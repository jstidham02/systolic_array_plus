==> flow/design.v <==
module array(clk, reset, load, weights_in_vector, sums_in_vector, accumuators_out_vector);
        parameter WBITS = 8;
        parameter ABITS = 16;
        parameter N = 2;
        input clk;
        input reset;
        input load;
        input [(N * WBITS) - 1 : 0] weights_in_vector;
        input [(N * ABITS) - 1 : 0] sums_in_vector;
        output reg [(N * ABITS) - 1 : 0] accumuators_out_vector;
        reg [WBITS - 1 : 0] weights_in[N - 1 : 0];
        reg [ABITS - 1 : 0] sums_in[N - 1 : 0];
        reg [ABITS - 1 : 0] accumulators_out[N - 1 : 0];
        integer ii;
        integer jj;
        integer col;
        integer index;
        integer index_2;
        integer index_3;
        genvar i;
        genvar j;
        wire [WBITS - 1 : 0] stationary_weight[N - 1 : 0][N : 0];  
        wire [WBITS - 1 : 0] pass_weight[N - 1: 0][N : 0];  
        wire [ABITS - 1 : 0] accumuators[N : 0][N - 1: 0];  
        always @(*) begin
                for (index = 0; index < N; index = index + 1) begin
                        index_2 = index*WBITS;
                        index_3 = index*ABITS;
                        weights_in[index] = weights_in_vector[index_2 +: WBITS];
                        sums_in[index] = sums_in_vector[index_3 +: ABITS];
                        accumuators_out_vector[index_3 +: ABITS] = accumulators_out[index];
                end
        end
        always @(*) begin
                for (col = 0; col < N; col = col + 1) begin
                        accumulators_out[col] = accumuators[N][col];
                end
        end
        generate
                seq_pe #(.WBITS(WBITS), .ABITS(ABITS)) pe (
                                        .clk(clk),
                                        .reset(reset),
                                        .load(load),
                                        .stationary_weight_in(weights_in[0]),
                                        .pass_wieght_in(weights_in[0]),
                                        .accumulator_in(sums_in[0]),
                                        .stationary_weight_out(stationary_weight[0][1]),
                                        .pass_weight_out(pass_weight[0][1]),
                                        .accumulator_out(accumuators[1][0]));
                for (i = 1; i < N; i = i + 1) begin
                        seq_pe #(.WBITS(WBITS), .ABITS(ABITS)) pe (
                                .clk(clk),
                                .reset(reset),
                                .load(load),
                                .stationary_weight_in(weights_in[i]),
                                .pass_wieght_in(weights_in[i]),
                                .accumulator_in(accumuators[i][0]),
                                .stationary_weight_out(stationary_weight[i][1]),
                                .pass_weight_out(pass_weight[i][1]),
                                .accumulator_out(accumuators[i + 1][0]));
                end
                for (j = 1; j < N; j = j + 1) begin
                        seq_pe #(.WBITS(WBITS), .ABITS(ABITS)) pe (
                                .clk(clk),
                                .reset(reset),
                                .load(load),
                                .stationary_weight_in(stationary_weight[0][j]),
                                .pass_wieght_in(pass_weight[0][j]),
                                .accumulator_in(sums_in[j]),
                                .stationary_weight_out(stationary_weight[0][j + 1]),
                                .pass_weight_out(pass_weight[0][j + 1]),
                                .accumulator_out(accumuators[1][j]));
                end
                for (i = 1; i < N; i = i + 1) begin
                        for (j = 1; j < N; j = j + 1) begin
                                seq_pe #(.WBITS(WBITS), .ABITS(ABITS)) pe (
                                        .clk(clk),
                                        .reset(reset),
                                        .load(load),
                                        .stationary_weight_in(stationary_weight[i][j]),
                                        .pass_wieght_in(pass_weight[i][j]),
                                        .accumulator_in(accumuators[i][j]),
                                        .stationary_weight_out(stationary_weight[i][j + 1]),
                                        .pass_weight_out(pass_weight[i][j + 1]),
                                        .accumulator_out(accumuators[i + 1][j]));
                        end
                end
        endgenerate
endmodule
module seq_pe(clk, reset, load, stationary_weight_in, pass_wieght_in, accumulator_in, stationary_weight_out, pass_weight_out, accumulator_out);
        parameter WBITS = 8;
        parameter ABITS = 16;
        input load;
        input clk;
        input reset;
        input [WBITS - 1 : 0] stationary_weight_in;
        input [WBITS - 1 : 0] pass_wieght_in;
        input [ABITS - 1 : 0] accumulator_in;
        output wire [ABITS - 1 : 0] accumulator_out;
        output wire [WBITS - 1 : 0] stationary_weight_out;
        output wire [WBITS - 1 : 0] pass_weight_out;
        reg [WBITS - 1 : 0] stationary_weight_latch;
        reg [WBITS - 1 : 0] pass_weight_latch;
        reg [ABITS - 1 : 0] accumulator_latch;
        assign stationary_weight_out = stationary_weight_latch;
        assign pass_weight_out = pass_weight_latch;
        assign accumulator_out = accumulator_latch;
        reg [ABITS - 1 : 0] accumulate;
        always @(*) begin
                accumulate = stationary_weight_latch * pass_wieght_in + accumulator_in; 
        end
        always @(posedge clk) begin
                if (reset == 1'b1) begin
                        stationary_weight_latch <= 0;
                        pass_weight_latch <= 0;
                        accumulator_latch <= 0;
                end
                else if (load == 1'b1) begin
                        stationary_weight_latch <= stationary_weight_in;
                        pass_weight_latch <= 0;
                        accumulator_latch <= 0;
                end
                else begin
                        pass_weight_latch <= pass_wieght_in;
                        accumulator_latch = accumulate;
                end
        end 
endmodule
# From RTL to reports: array
# Tool output for the design above, in the order of the flow.
# Line numbers count from 1 in the design file above.
# Operators: Yosys type, input widths -> output width; for muxes data width and select width s.
# Not given: -
[setup]
top = "array"
clock_port = "clk"
library = "sky130hd"
corner = "tt_025C_1v80"

# Word level
# Yosys after proc, flatten, opt, wreduce and memory -nomap, before mapping. Enables and synchronous resets that opt folds into registers are not counted as muxes. Print and check cells are not counted. Equal cells are merged and count once.
[word_totals]
ff_bits = 112
latchBits = 0
ram_bits = 0
rom_bits = 0
clocked_rd_ports_x_width = 0
mem_count = 0
in_bits = 51
output_inout_bits = 32
[op_classes]
n_addsub = 4
mul = 4
div = 0
compare = 0
n_eq = 0
shifts = 0
n_mux = 0
n_logic = 0
n_reduce_logical = 1
[op_table]
columns = ["op", "n"]
rows = [
  ["$mul 8x8->16", 4],
  ["$add 16x16->16", 4],
  ["$reduce_or 2->1", 1],
]

# Logic depth
# Longest topological path by Yosys (ltp), each cell counted once; first at word level (registers and memories cut), then after technology mapping (sequential cells cut; the memories' decode and read muxes count).
[logic_depth]
word_depth = 2
abc_area = 0
depth_mapped = 17
mapped_depth_nobuf = 16

# Synthesis result
# Source: synth_stat.txt of the flow (Yosys; design flattened, memories mapped). It holds for the ABC_AREA given above (unset counts as 0); a run with the other value may have another netlist.
# Totals and module areas in this step are rounded.
[mapped]
cell_count = 1530
yosys_area_um2 = 13330
ff_cells = 112
[types]
columns = ["cell_type", "n"]
rows = [
  ["sky130_fd_sc_hd__fa_1", 200],
  ["sky130_fd_sc_hd__dfxtp_1", 112],
  ["sky130_fd_sc_hd__ha_1", 140],
  ["sky130_fd_sc_hd__inv_1", 391],
  ["sky130_fd_sc_hd__and2_1", 169],
  ["sky130_fd_sc_hd__nand2_1", 145],
  ["sky130_fd_sc_hd__mux2i_1", 36],
  ["sky130_fd_sc_hd__nor2_1", 65],
  ["sky130_fd_sc_hd__clkbuf_1", 49],
  ["sky130_fd_sc_hd__xnor2_1", 20],
  ["sky130_fd_sc_hd__a21oi_1", 34],
  ["sky130_fd_sc_hd__a21o_1", 16],
  ["sky130_fd_sc_hd__o21ai_0", 18],
  ["sky130_fd_sc_hd__a211oi_1", 11],
  ["sky130_fd_sc_hd__nor3_1", 16],
  ["sky130_fd_sc_hd__xor2_1", 9],
  ["sky130_fd_sc_hd__nand3_1", 15],
  ["sky130_fd_sc_hd__o211ai_1", 9],
]
# Not listed: further types 29, cells in them 75.
# The figures by module come from a second, unflattened synthesis with its own total; it is not the netlist above.
[unflattened]
cells_unflattened = 1576
area_unflattened_um2 = 13940
# Each row is one instance without its submodules.
[by_module]
columns = ["module", "instances", "cells", "mod_area_um2", "mod_seq_area_um2"]
rows = [
  ["seq_pe", 4, 394, 3486, 640.6],
  ["array", 1, 0, 0.0, 0.0],
]

# Worst setup path after synthesis
# Source: OpenSTA report_checks on the synthesized netlist (no wires, ideal clock, input and output delay 20% of the period each), path of least setup slack; recovery checks are left aside. Register names are those of the netlist, which keeps one name where synthesis merged equal registers.
[synth_path]
path_type = "input-to-reg"
startpoint = "input weights_in_vector[8]"
endpoint = "register genblk1[1].pe.accumulator_latch[15]"
clock_period_ns = 7.09
in_delay_ns = 1.418
arrival_time_ns = 5.271
path_slack_ns = 1.749
delay_ns = 3.923
driving_pins = 15
n_path_buf = 1
period_less_setup_slack_ns = 5.341
# "delay_ns" is the arrival time less input delay plus setup time.
# "driving_pins": output pins that drive a net of the path, with the launching flip-flop's if there is one; two outputs of one cell count as two.
# "period_less_setup_slack_ns" is the clock period less the worst setup slack; recovery checks do not enter. This is arithmetic on one report: input and output delays are still those of the set period (20% each).
# Between the ends stands the longest chain of elaborated cells between them, by number of cells; it is not shown to be the way that was timed. Of several equally long chains one is given.
# A line is the first line of the expression or statement that the cell stems from. Yosys adds cells for indexed reads and writes and turns some case tables into memories.
# A register here has more assigning lines than the two given.
[synth_via]
path_cell_list = "sky130_fd_sc_hd__clkbuf_1 -> sky130_fd_sc_hd__nand2_1 -> sky130_fd_sc_hd__fa_1 -> sky130_fd_sc_hd__inv_1 -> sky130_fd_sc_hd__fa_1 -> sky130_fd_sc_hd__fa_1 -> sky130_fd_sc_hd__inv_1 -> sky130_fd_sc_hd__fa_1 -> sky130_fd_sc_hd__inv_1 -> sky130_fd_sc_hd__ha_1 -> sky130_fd_sc_hd__a21oi_1 -> sky130_fd_sc_hd__nor2b_1 -> sky130_fd_sc_hd__a211oi_1 -> sky130_fd_sc_hd__or4_1 -> sky130_fd_sc_hd__a21oi_1"
elab_chain_cells = 2
[synth_lines]
columns = ["element", "line_no", "text"]
rows = [
  ["from (decl)", 8, "input [(N * WBITS) - 1 : 0] weights_in_vector;"],
  ["$mul 8x8->16", 110, "accumulate = stationary_weight_latch * pass_wieght_in + accumulator_in;"],
  ["$add 16x16->16", 110, ""],
  ["to (assign)", 116, "accumulator_latch <= 0;"],
  ["to (assign)", 125, "accumulator_latch = accumulate;"],
  ["to (decl)", 104, "reg [ABITS - 1 : 0] accumulator_latch;"],
]

# Timing after layout
# Path of least setup slack in the final report of stored run 1 (OpenROAD, finished layout, wires in). Where an end is a register, its clock arrival counts in the times.
[layout_path]
path_type = "input-to-reg"
startpoint = "input weights_in_vector[9]"
endpoint = "register genblk1[1].pe.accumulator_latch[15]"
clock_period_ns = 5.47
in_delay_ns = 1.09
arrival_time_ns = 5.00
path_slack_ns = 0.76
driving_pins = 16
n_path_buf = 2
# Between the ends stands the longest chain of elaborated cells between them, by number of cells; it is not shown to be the way that was timed. Of several equally long chains one is given.
# A register here has more assigning lines than the two given.
[layout_via]
path_cell_list = "sky130_fd_sc_hd__clkdlybuf4s15_1 -> sky130_fd_sc_hd__buf_4 -> sky130_fd_sc_hd__nand2_1 -> sky130_fd_sc_hd__fa_1 -> sky130_fd_sc_hd__inv_1 -> sky130_fd_sc_hd__fa_1 -> sky130_fd_sc_hd__ha_1 -> sky130_fd_sc_hd__inv_1 -> sky130_fd_sc_hd__fa_1 -> sky130_fd_sc_hd__inv_1 -> sky130_fd_sc_hd__ha_1 -> sky130_fd_sc_hd__nor2b_2 -> sky130_fd_sc_hd__o211ai_1 -> sky130_fd_sc_hd__a211oi_2 -> sky130_fd_sc_hd__or4_1 -> sky130_fd_sc_hd__a21oi_1"
elab_chain_cells = 2
[layout_lines]
columns = ["element", "line_no", "text"]
rows = [
  ["from (decl)", 8, "input [(N * WBITS) - 1 : 0] weights_in_vector;"],
  ["$mul 8x8->16", 110, "accumulate = stationary_weight_latch * pass_wieght_in + accumulator_in;"],
  ["$add 16x16->16", 110, ""],
  ["to (assign)", 116, "accumulator_latch <= 0;"],
  ["to (assign)", 125, "accumulator_latch = accumulate;"],
  ["to (decl)", 104, "reg [ABITS - 1 : 0] accumulator_latch;"],
]

# Top module array; platform sky130hd; tools Yosys and OpenROAD; 2 stored runs in no particular order. Input and output delays are each 20% of the period that was set; the output load is 0.01 pF.
# "clock_period_reached_ns" = clock period - worst setup slack. The figure is calculated, with input and output delays left at 20% of the set period.
# By "worst_path_time_ns" is meant the share of the clock period that the worst setup path is allowed (20% is reserved at inputs, 20% at outputs), minus its slack. Clock arrival times at its registers enter into it.
# By "fin_power_uw" is meant OpenSTA's value without simulated activity: inputs other than the clock are taken to toggle once in ten clock periods, and the tool carries that through the logic.
# Measured values are rounded.

[[run]]
name = "stored run 1"
[run.settings]
period_ns = 5.47
SETUP_SLACK_MARGIN = 0.63
CAP_MARGIN = 20
CORE_MARGIN = 2
CORE_UTILIZATION = 40
SLEW_MARGIN = 20
[run.results]
timing.hold.ws_ns = 0.619
clock_period_reached_ns = 4.714
setup_ws_ns = 0.756
fin_power_uw = 2938
finalCellArea_um2 = 15250
total_die_area_um2 = 34790
post_synth_area_um2 = 13330
worst_path_time_ns = 3.62
critical_path_kind = "input-to-reg"
setupTns_ns = 0.000

[[run]]
name = "stored run 2"
[run.settings]
period_ns = 7.84
CORE_UTILIZATION = 18
SETUP_SLACK_MARGIN = 1.86
GPL_TIMING_DRIVEN = 1
GPL_ROUTABILITY_DRIVEN = 1
CAP_MARGIN = 20
CORE_MARGIN = 2
SLEW_MARGIN = 20
[run.results]
timing.hold.ws_ns = 0.568
clock_period_reached_ns = 5.825
setup_ws_ns = 2.015
fin_power_uw = 1927
finalCellArea_um2 = 15460
total_die_area_um2 = 76220
post_synth_area_um2 = 13330
worst_path_time_ns = 4.26
critical_path_kind = "input-to-reg"
setupTns_ns = 0.000
