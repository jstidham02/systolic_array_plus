==> flow/design.v <==
module array_2_2(row_1_data, row_2_data, row_1_load, row_2_load, col_1_initial, col_2_initial, clk, reset, load, col_1_out, col_2_out);
        input wire [7:0] row_1_data;
        input wire [7:0] row_2_data;
        input wire [7:0] row_1_load;
        input wire [7:0] row_2_load;
        input wire [7:0] col_1_initial;
        input wire [7:0] col_2_initial;
        input wire load;
        input wire clk;
        input wire reset;
        output wire [7:0] col_1_out;
        output wire [7:0] col_2_out;
        reg [7:0] stationary_weights[1:0][1:0];  
        reg [7:0] pass_weights[1:0];  
        reg [7:0] pe_result_reg[1:0][1:0];  
        reg [7:0] mac_result[1:0][1:0];  
        assign col_1_out = pe_result_reg[1][0];
        assign col_2_out = pe_result_reg[1][1];
        always @(*) begin
                mac_result[0][0] = stationary_weights[0][0] * row_1_data + col_1_initial;
                mac_result[0][1] = stationary_weights[0][1] * pass_weights[0] + col_2_initial;
                mac_result[1][0] = stationary_weights[1][0] * row_2_data + pe_result_reg[0][0];
                mac_result[1][1] = stationary_weights[1][1] * pass_weights[1] + pe_result_reg[0][1];
        end
        always @(posedge clk) begin
                if (reset == 1'b1) begin
                        pe_result_reg[0][0] <= 8'b0;
                        pe_result_reg[0][1] <= 8'b0;
                        pe_result_reg[1][0] <= 8'b0;
                        pe_result_reg[1][1] <= 8'b0;
                        stationary_weights[0][0] <= 8'b0;
                        stationary_weights[0][1] <= 8'b0;
                        stationary_weights[1][0] <= 8'b0;
                        stationary_weights[1][1] <= 8'b0;
                        pass_weights[0] <= 8'b0;
                        pass_weights[1] <= 8'b0;
                end
                else if (load == 1'b1) begin
                        stationary_weights[0][0] <= row_1_load;
                        stationary_weights[1][0] <= row_2_load;
                        stationary_weights[0][1] <= stationary_weights[0][0];
                        stationary_weights[1][1] <= stationary_weights[1][0];
                end
                else begin
                        pass_weights[0] <= row_1_data;
                        pass_weights[1] <= row_2_data;
                        pe_result_reg[0][0] <= mac_result[0][0];
                        pe_result_reg[0][1] <= mac_result[0][1];
                        pe_result_reg[1][0] <= mac_result[1][0];
                        pe_result_reg[1][1] <= mac_result[1][1];
                end
        end
endmodule
From RTL to reports: array_2_2
Tool output for the design above, in the order of the flow.
Lines are those of the file above, counted from 1.
Operators: Yosys type, input widths -> output width; for muxes data width and select width s.
Cell names lack the library's common part.
Not given: n/a
- design top: array_2_2
- clock input: clk
- library: sky130hd
- library corner: tt_025C_1v80

Elaborated design
Yosys after proc, flatten, opt, wreduce and memory -nomap, before mapping. Enables and synchronous resets that opt folds into registers are not counted as muxes. Print and check cells are not counted. Equal cells are merged and count once.
- multipliers at 4
- $add $sub $neg: 4
- operator list (operator ; count):
    $mul 8x8->8 ; 4
    $add 8x8->8 ; 4
- noted input bits: 51
- cells after elaboration: 18
- noted output and inout port bits: 16
- bits in registers at 80

Depth
Yosys ltp: most cells in a row. Word level: on the elaborated netlist, between registers, memories and ports. Mapped: between sequential cells and ports; inverters and the memories' decode and read muxes count.
- depth in word-level cells at 2
- ABC_AREA: 1
- noted gate-level depth with buffers: 22
- noted mapped depth without buffers: 21

After synthesis
The flow's flattened synthesis, as Yosys stat reports it; memories are mapped. The netlist is that of the ABC_AREA named above (0 if unset); the other value can give another one.
The area totals of this step are shown rounded.
- noted buffers: 47
- noted cell count: 1113
- noted area of sequential cells: 0.0016 mm^2
- noted mapped area: 0.0077 mm^2
- flip-flops: 80
- cells by type (cell type ; count ; area in all (um^2)):
    dfxtp_1 ; 80 ; 1.6E+03
    nand2_1 ; 388 ; 1.46E+03
    fa_1 ; 72 ; 1.44E+03
    inv_1 ; 252 ; 945.907
    ha_1 ; 68 ; 850.816
    a21oi_1 ; 70 ; 350.336
    nand3_1 ; 46 ; 230.221
    buf_4 ; 15 ; 112.608
    nor2_1 ; 30 ; 112.608
    xnor2_1 ; 12 ; 105.101
    a211oi_1 ; 10 ; 75.072
    nand2_2 ; 11 ; 68.816
    clkbuf_1 ; 17 ; 63.811
    buf_2 ; 9 ; 45.043
    xor2_1 ; 5 ; 43.792
    nand3b_4 ; 2 ; 40.038
    o21ai_0 ; 8 ; 40.038
    nand3b_1 ; 4 ; 30.029
Not listed: further types 8, cells in them 14.

Worst setup path after synthesis
Source: OpenSTA report_checks on the synthesized netlist (no wires, ideal clock, input and output delay 20% of the period each), path of least setup slack; recovery checks are left aside. Register names are those of the netlist, which keeps one name where synthesis merged equal registers.
- kind: input port to flip-flop
- from: input row_2_data[1]
- to: register pe_result_reg
- input delay: 0.916 ns
- noted path buffers: 1
- arrival: 4.257 ns
- noted driving pins on the path: 21
- noted library setup time: 0.109 ns
- setup slack: 0.214 ns
- noted launch time at the first pin: 0.916 ns
- noted data required time: 4.471 ns
- noted clock period: 4.58 ns
- path delay at 3.450 ns
- synthesis period reached: 4.366 ns
"path delay" = arrival - input delay + setup time.
"driving pins on the path": output pins that drive a net of the path, with the launching flip-flop's if there is one; two outputs of one cell count as two.
"synthesis period reached" = period - worst setup slack (recovery checks aside). The figure is calculated, with input and output delays left at 20% of the set period.
Where an end lacks its bit number, it is one bit of the signal, or one of the new flip-flops if synthesis recoded a state register.
Between the ends stands the longest chain of elaborated cells between them, by number of cells; it is not shown to be the way that was timed. Of several equally long chains one is given.
A line is the first line of the expression or statement that the cell stems from. Yosys adds cells for indexed reads and writes and turns some case tables into memories.
- cell sequence: buf_4 -> nand2_1 -> fa_1 -> inv_1 -> fa_1 -> inv_1 -> fa_1 -> fa_1 -> inv_1 -> ha_1 -> nand2_1 -> nand2_1 -> nor2_1 -> inv_1 -> nand2_1 -> nand2_1 -> xor2_1 -> nand2_1 -> nand3_1 -> nand2_1 -> inv_1
- cells in the longest elaborated chain at 2
- elaborated cells on any way between the ends at 2
- source lines of those cells: 1
- classes of those cells: 1 x add/sub; 1 x mul
- ends and longest elaborated chain, after synthesis (element ; RTL line ; source):
    start, declared ; 3 ; input wire [7:0] row_2_data;
    $mul 8x8->8 ; 22 ; mac_result[1][0] = stationary_weights[1][0] * row_2_data + pe_result_reg[0][0];
    $add 8x8->8 ; 22 ;
    end, declared ; 15 ; reg [7:0] pe_result_reg[1:0][1:0];

==> results <==
Design array_2_2 on sky130hd. What follows are 2 stored runs of the flow, each under its own settings; their order means nothing. The constraints put input and output delay at 20% of the set period each and load the outputs with 0.01 pF.

Record 1

==> flow/run.sh <==
#!/bin/bash
# the make line also repeats the synthesis and layout settings of config.mk as NAME=value (left out here)
make -C /OpenROAD-flow-scripts/flow DESIGN_CONFIG=/design/flow/config.mk WORK_HOME=/design/flow/orfs CLKGATE_MAP_FILE= finish
==> flow/config.mk <==
export PLATFORM = sky130hd
export DESIGN_NAME = array_2_2
export DESIGN_NICKNAME = array_2_2
export VERILOG_FILES = /design/flow/design.v
export SDC_FILE = /design/flow/constraint.sdc
export NUM_CORES = 4
export LEC_CHECK = 0
export ABC_AREA = 1
export CAP_MARGIN = 10
export CELL_PAD_IN_SITES_DETAIL_PLACEMENT = 2
export CORE_MARGIN = 8
export CORE_UTILIZATION = 62
export GPL_TIMING_DRIVEN = 1
export PLACE_DENSITY_LB_ADDON = 0.17
export SLEW_MARGIN = 20
export TNS_END_PERCENT = 10
==> flow/constraint.sdc <==
create_clock -name core_clock -period 2.89 [get_ports {clk}]
set_input_delay 0.5780 -clock core_clock [delete_from_list [all_inputs] [get_ports {clk}]]
set_output_delay 0.5780 -clock core_clock [all_outputs]
set_load 0.01 [all_outputs]

Record 1: stopped before the end: placement reported DPL-0033.

Record 2

==> flow/run.sh <==
#!/bin/bash
# the make line also repeats the synthesis and layout settings of config.mk as NAME=value (left out here)
make -C /OpenROAD-flow-scripts/flow DESIGN_CONFIG=/design/flow/config.mk WORK_HOME=/design/flow/orfs CLKGATE_MAP_FILE= finish
==> flow/config.mk <==
export PLATFORM = sky130hd
export DESIGN_NAME = array_2_2
export DESIGN_NICKNAME = array_2_2
export VERILOG_FILES = /design/flow/design.v
export SDC_FILE = /design/flow/constraint.sdc
export NUM_CORES = 4
export LEC_CHECK = 0
export ABC_AREA = 1
export CAP_MARGIN = 20
export CELL_PAD_IN_SITES_DETAIL_PLACEMENT = 1
export CORE_MARGIN = 2
export CORE_UTILIZATION = 69
export CTS_CLUSTER_SIZE = 81
export GPL_ROUTABILITY_DRIVEN = 0
export PLACE_DENSITY_LB_ADDON = 0.15
export SETUP_SLACK_MARGIN = 0.31
export SLEW_MARGIN = 20
export TNS_END_PERCENT = 90
==> flow/constraint.sdc <==
create_clock -name core_clock -period 3.4 [get_ports {clk}]
set_input_delay 0.6800 -clock core_clock [delete_from_list [all_inputs] [get_ports {clk}]]
set_output_delay 0.6800 -clock core_clock [all_outputs]
set_load 0.01 [all_outputs]

Record 2: stopped before the end: placement reported DPL-0033.
